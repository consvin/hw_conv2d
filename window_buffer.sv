==> flow/design.v <==
module window_buffer#(
    parameter N_IMAGE  = 8,
    parameter K_KERNEL = 3,
    parameter BWD      = 8
)(
    input  logic clk,
    input  logic clear,
    input  logic                             [BWD-1:0] i_data,
    input  logic                                       i_data_valid,
    output logic [K_KERNEL-1:0][K_KERNEL-1:0][BWD-1:0] o_window,
    output logic                                       o_window_valid,
    output logic                                       o_window_end
);
logic [K_KERNEL-1:0][N_IMAGE-1:0][BWD-1:0] space;
logic data_valid_d;
logic [$clog2(N_IMAGE)-1:0] col_cnt, 
                            row_cnt;
logic                       col_end, 
                            row_end;
assign col_end = (col_cnt == N_IMAGE-1);
assign row_end = (row_cnt == N_IMAGE-1);
always_ff @(posedge clk) begin
    data_valid_d <= i_data_valid;
    if (i_data_valid) begin
        col_cnt <= (col_end) ? '0 : col_cnt+1;
        row_cnt <= (row_end && col_end) ? '0 :
                              (col_end) ? row_cnt+1 : row_cnt;
        space[0] <= {space[0][N_IMAGE-2:0], i_data};
        for (int i=1; i<K_KERNEL; i++) begin
            if (col_cnt == 0) 
                space[i] <= {space[i-1][N_IMAGE-2:0], space[i-1][N_IMAGE-1]};
            else 
                space[i] <= {space[i][N_IMAGE-2:0],     space[i][N_IMAGE-1]};    
        end
    end
    if (clear) begin
        col_cnt      <= '0;
        row_cnt      <= '0;
        data_valid_d <= '0;
    end
end
logic    row_valid;
logic    col_valid;
assign row_valid    =  (row_cnt >=  K_KERNEL-1);
assign col_valid    =  (col_cnt >=  K_KERNEL-1);
logic window_valid;
always_ff @(posedge clk) begin
    window_valid <=
           col_valid 
        &&  row_valid 
        && data_valid_d
        ;
    o_window_end <= (col_cnt == N_IMAGE-1) && (row_cnt == N_IMAGE-1) && data_valid_d;
    end
logic [K_KERNEL-1:0][K_KERNEL-1:0][BWD-1:0] window;
always_comb begin
    for (int i=0; i<K_KERNEL; i++) begin
        for (int j=0; j<K_KERNEL; j++) begin
            window[i][j] = space[i][j];
        end
    end
end 
assign o_window         = window;
assign o_window_valid   = window_valid;
endmodule
=== From RTL to reports: window_buffer ===
Tool output for the design above, in the order of the flow.
Line numbers count from 1 in the design file above.
Cell names lack the library's common part.
A cell with n/a has no value.

* Top module: window_buffer
* Clock: clk
* Cell library: sky130hd
* Timing corner: tt_025C_1v80

=== Word level ===
Yosys after proc, flatten, opt, wreduce and memory -nomap, before mapping. Memory bits, and registers merged into a memory's read port (data or address), are not among the register bits. Print and check cells are not counted. Equal cells are merged and count once.

* Register bits: 201
* Bits in latches: 0
* RAM bits: 0
* ROM bits: 0
* Word width x clocked read ports: 0
* Memories kept: 0
* Input port bits: 11
* Output and inout port bits: 74

* Add/subtract/negate cells: 2
* Multiply operators: 0
* Div/mod/pow operators: 0
* Order comparisons: 2
* Equal/unequal tests: 2
* Shift-type cells: 0
* Mux-type cells: 5
* Bitwise logic cells: 0
* Reductions and logical operators: 7

{| class="wikitable"
|+ Operators with widths
! cell !! count
|-
| 2-to-1 mux 64 bit || 2
|-
| 2-to-1 mux 3 bit || 3
|-
| adder 3 x 1 -> 3 bit (second input constant) || 2
|-
| >= comparator 3 x 2 -> 1 bit (second input constant) || 2
|-
| equality test 3 bit (second input constant) || 2
|-
| logical AND 1 bit || 4
|-
| zero test 3 bit || 1
|-
| AND reduction 2 bit || 1
|-
| nonzero test 2 bit || 1
|}

=== Logic depth ===
Longest topological path by Yosys (ltp), each cell counted once; first at word level (registers and memories cut), then after technology mapping (sequential cells cut; the memories' decode and read muxes count).

* Depth after elaboration: 4
* ABC_AREA: 0
* Mapped depth: 6
* Mapped depth without buffers: 4

=== Mapped cells and area ===
Yosys stat after the flow's synthesis: flattened, memories mapped to cells. It holds for the ABC_AREA given above (unset counts as 0); a run with the other value may have another netlist.

{| class="wikitable"
|+ Cells by type
! cell type !! count !! total area (µm²)
|-
| edfxtp_1 || 192 || 5765.53
|-
| mux2_4 || 120 || 1.8E+03
|-
| buf_4 || 72 || 540.518
|-
| buf_12 || 11 || 220.211
|-
| dfxtp_1 || 9 || 180.173
|-
| mux2_2 || 8 || 90.086
|-
| ha_1 || 7 || 87.584
|-
| buf_8 || 2 || 30.029
|-
| a21bo_2 || 2 || 20.019
|-
| a21oi_1 || 4 || 20.019
|-
| mux2i_1 || 2 || 20.019
|-
| nor2b_4 || 1 || 13.763
|-
| buf_6 || 1 || 11.261
|-
| inv_1 || 3 || 11.261
|-
| nand4bb_1 || 1 || 11.261
|-
| nor2_1 || 3 || 11.261
|-
| a311oi_1 || 1 || 8.758
|-
| nand4b_1 || 1 || 8.758
|}

Other cell types: 7; their cells: 7.

* Mapped cells: 447
* Synthesis area: 8897.3 µm²
* Sequential part of the area: 5945.7 µm²
* Flip-flops: 201
* Buffer cells: 87

=== Timing after synthesis ===
Path of least setup slack by OpenSTA after synthesis, without wires, with an ideal clock, recovery checks aside; 20% of the period is set as input and as output delay. Where synthesis merged equal registers, the netlist keeps one of their names.

* Path kind: register to register
* Start point: register col_cnt[0]
* End point: register space
* Clock period: 2.48 ns
* Library setup time: 0.260 ns
* Launch time at the first pin: 0.000 ns
* Data arrival time: 1.301 ns
* Data required time: 2.220 ns
* Slack: 0.919 ns
* Path delay: 1.561 ns
* Stages: 7
* Path buffers: 2
* Period reached after synthesis: 1.561 ns

"path delay" = arrival - input delay + setup time.
"stages": output pins that drive a net of the path, with the launching flip-flop's if there is one; two outputs of one cell count as two.
"period reached after synthesis" is the clock period less the worst setup slack; recovery checks do not enter. This is arithmetic on one report: input and output delays are still those of the set period (20% each).
Where an end lacks its bit number, it is one bit of the signal, or one of the new flip-flops if synthesis recoded a state register.
The rows between start and end are the longest chain of elaborated cells between them; the timing report does not say that the signal goes this way. Where chains are equally long, one stands for them.
Each line given opens the expression or statement behind the cell; cells for indexed reads and writes are added by Yosys, which also makes memories of some case tables.

* Cell sequence: dfxtp_1 inv_1 ha_1 nor2b_4 buf_12 buf_12 mux2_4
* Cells in the longest elaborated chain: 2
* Elaborated cells between the ends (all ways): 2

{| class="wikitable"
|+ Ends and longest elaborated chain, after synthesis
! element !! line !! text
|-
| start: declaration || 16 || <nowiki>logic [$clog2(N_IMAGE)-1:0] col_cnt,</nowiki>
|-
| start: assignment || 25 || <nowiki>col_cnt <= (col_end) ? '0 : col_cnt+1;</nowiki>
|-
| start: assignment || 37 || <nowiki>col_cnt      <= '0;</nowiki>
|-
| zero test 3 bit || 30 || <nowiki>if (col_cnt == 0)</nowiki>
|-
| 2-to-1 mux 64 bit || 30 ||
|-
| end: declaration || 14 || <nowiki>logic [K_KERNEL-1:0][N_IMAGE-1:0][BWD-1:0] space;</nowiki>
|}

=== Timing after layout ===
From the final timing report of run 1: the path of least setup slack in the routed layout; clock arrival at registers is part of the times.

* Path kind: register to output
* Start point: register space
* End point: output o_window
* Clock period: 2.16 ns
* Launch time at the first pin: 0.49 ns
* Data arrival time: 1.34 ns
* Data required time: 1.73 ns
* Slack: 0.39 ns
* Stages: 3
* Path buffers: 2

Where an end lacks its bit number, it is one bit of the signal, or one of the new flip-flops if synthesis recoded a state register.

* Cell sequence: edfxtp_1 buf_4 dlygate4sd2_1
* Cells in the longest elaborated chain: 0
* Elaborated cells between the ends (all ways): 0

{| class="wikitable"
|+ Ends and longest elaborated chain, post-layout
! element !! line !! text
|-
| start: declaration || 14 || <nowiki>logic [K_KERNEL-1:0][N_IMAGE-1:0][BWD-1:0] space;</nowiki>
|-
| end: declaration || 10 || <nowiki>output logic [K_KERNEL-1:0][K_KERNEL-1:0][BWD-1:0] o_window,</nowiki>
|}

Subject: window_buffer on sky130hd, stored results

Hello all,

Settings and measured results of 2 stored flow runs for module window_buffer (sky130hd), not sorted in any way. The constraints put input and output delay at 20% of the set period each and load the outputs with 0.01 pF.
"worst setup path time" = time allowed to the worst setup path (clock period - input delay - output delay, where it has them) - its slack; a late launch clock adds to it, a late capture clock takes from it.
"power" is the tool's figure for a default switching activity; nothing was simulated.

=== Run 1 ===
{| class="wikitable"
! Setting !! Value
|-
| period_ns || 2.16
|-
| CORE_UTILIZATION || 42
|-
| SETUP_SLACK_MARGIN || 0.37
|-
| PLACE_DENSITY_LB_ADDON || 0.14
|-
| CORE_ASPECT_RATIO || 1.58
|-
| CORE_MARGIN || 6
|-
| CELL_PAD_IN_SITES_GLOBAL_PLACEMENT || 0
|-
| ABC_AREA || 0
|-
| GPL_TIMING_DRIVEN || 0
|-
| MAX_ROUTING_LAYER || met4
|-
| CAP_MARGIN || 20
|-
| SLEW_MARGIN || 20
|-
! Result !! Value
|-
| Die size || 24912.7 µm²
|-
| Worst setup path time || 1.34 ns
|-
| Type of the worst setup path || register to output
|-
| Setup slack of the worst path || 0.393 ns
|-
| Standard-cell area after layout || 11279.6 µm²
|-
| Post-synthesis cell area || 8897.3 µm²
|-
| Power || 0.00987 W
|}

=== Run 2 ===
{| class="wikitable"
! Setting !! Value
|-
| period_ns || 2.23
|-
| CORE_UTILIZATION || 55
|-
| SETUP_SLACK_MARGIN || -0.18
|-
| PLACE_DENSITY_LB_ADDON || 0.21
|-
| CORE_MARGIN || 4
|-
| CELL_PAD_IN_SITES_DETAIL_PLACEMENT || 0
|-
| TNS_END_PERCENT || 20
|-
| ABC_AREA || 0
|-
| GPL_TIMING_DRIVEN || 0
|-
| CAP_MARGIN || 5
|-
| SLEW_MARGIN || 40
|-
| MAX_ROUTING_LAYER || met5
|-
! Result !! Value
|-
| Die size || 18276.3 µm²
|-
| Worst setup path time || 1.68 ns
|-
| Type of the worst setup path || register to output
|-
| Setup slack of the worst path || 0.109 ns
|-
| Standard-cell area after layout || 10815.4 µm²
|-
| Post-synthesis cell area || 8897.3 µm²
|-
| Power || 0.009892 W
|}

Thanks
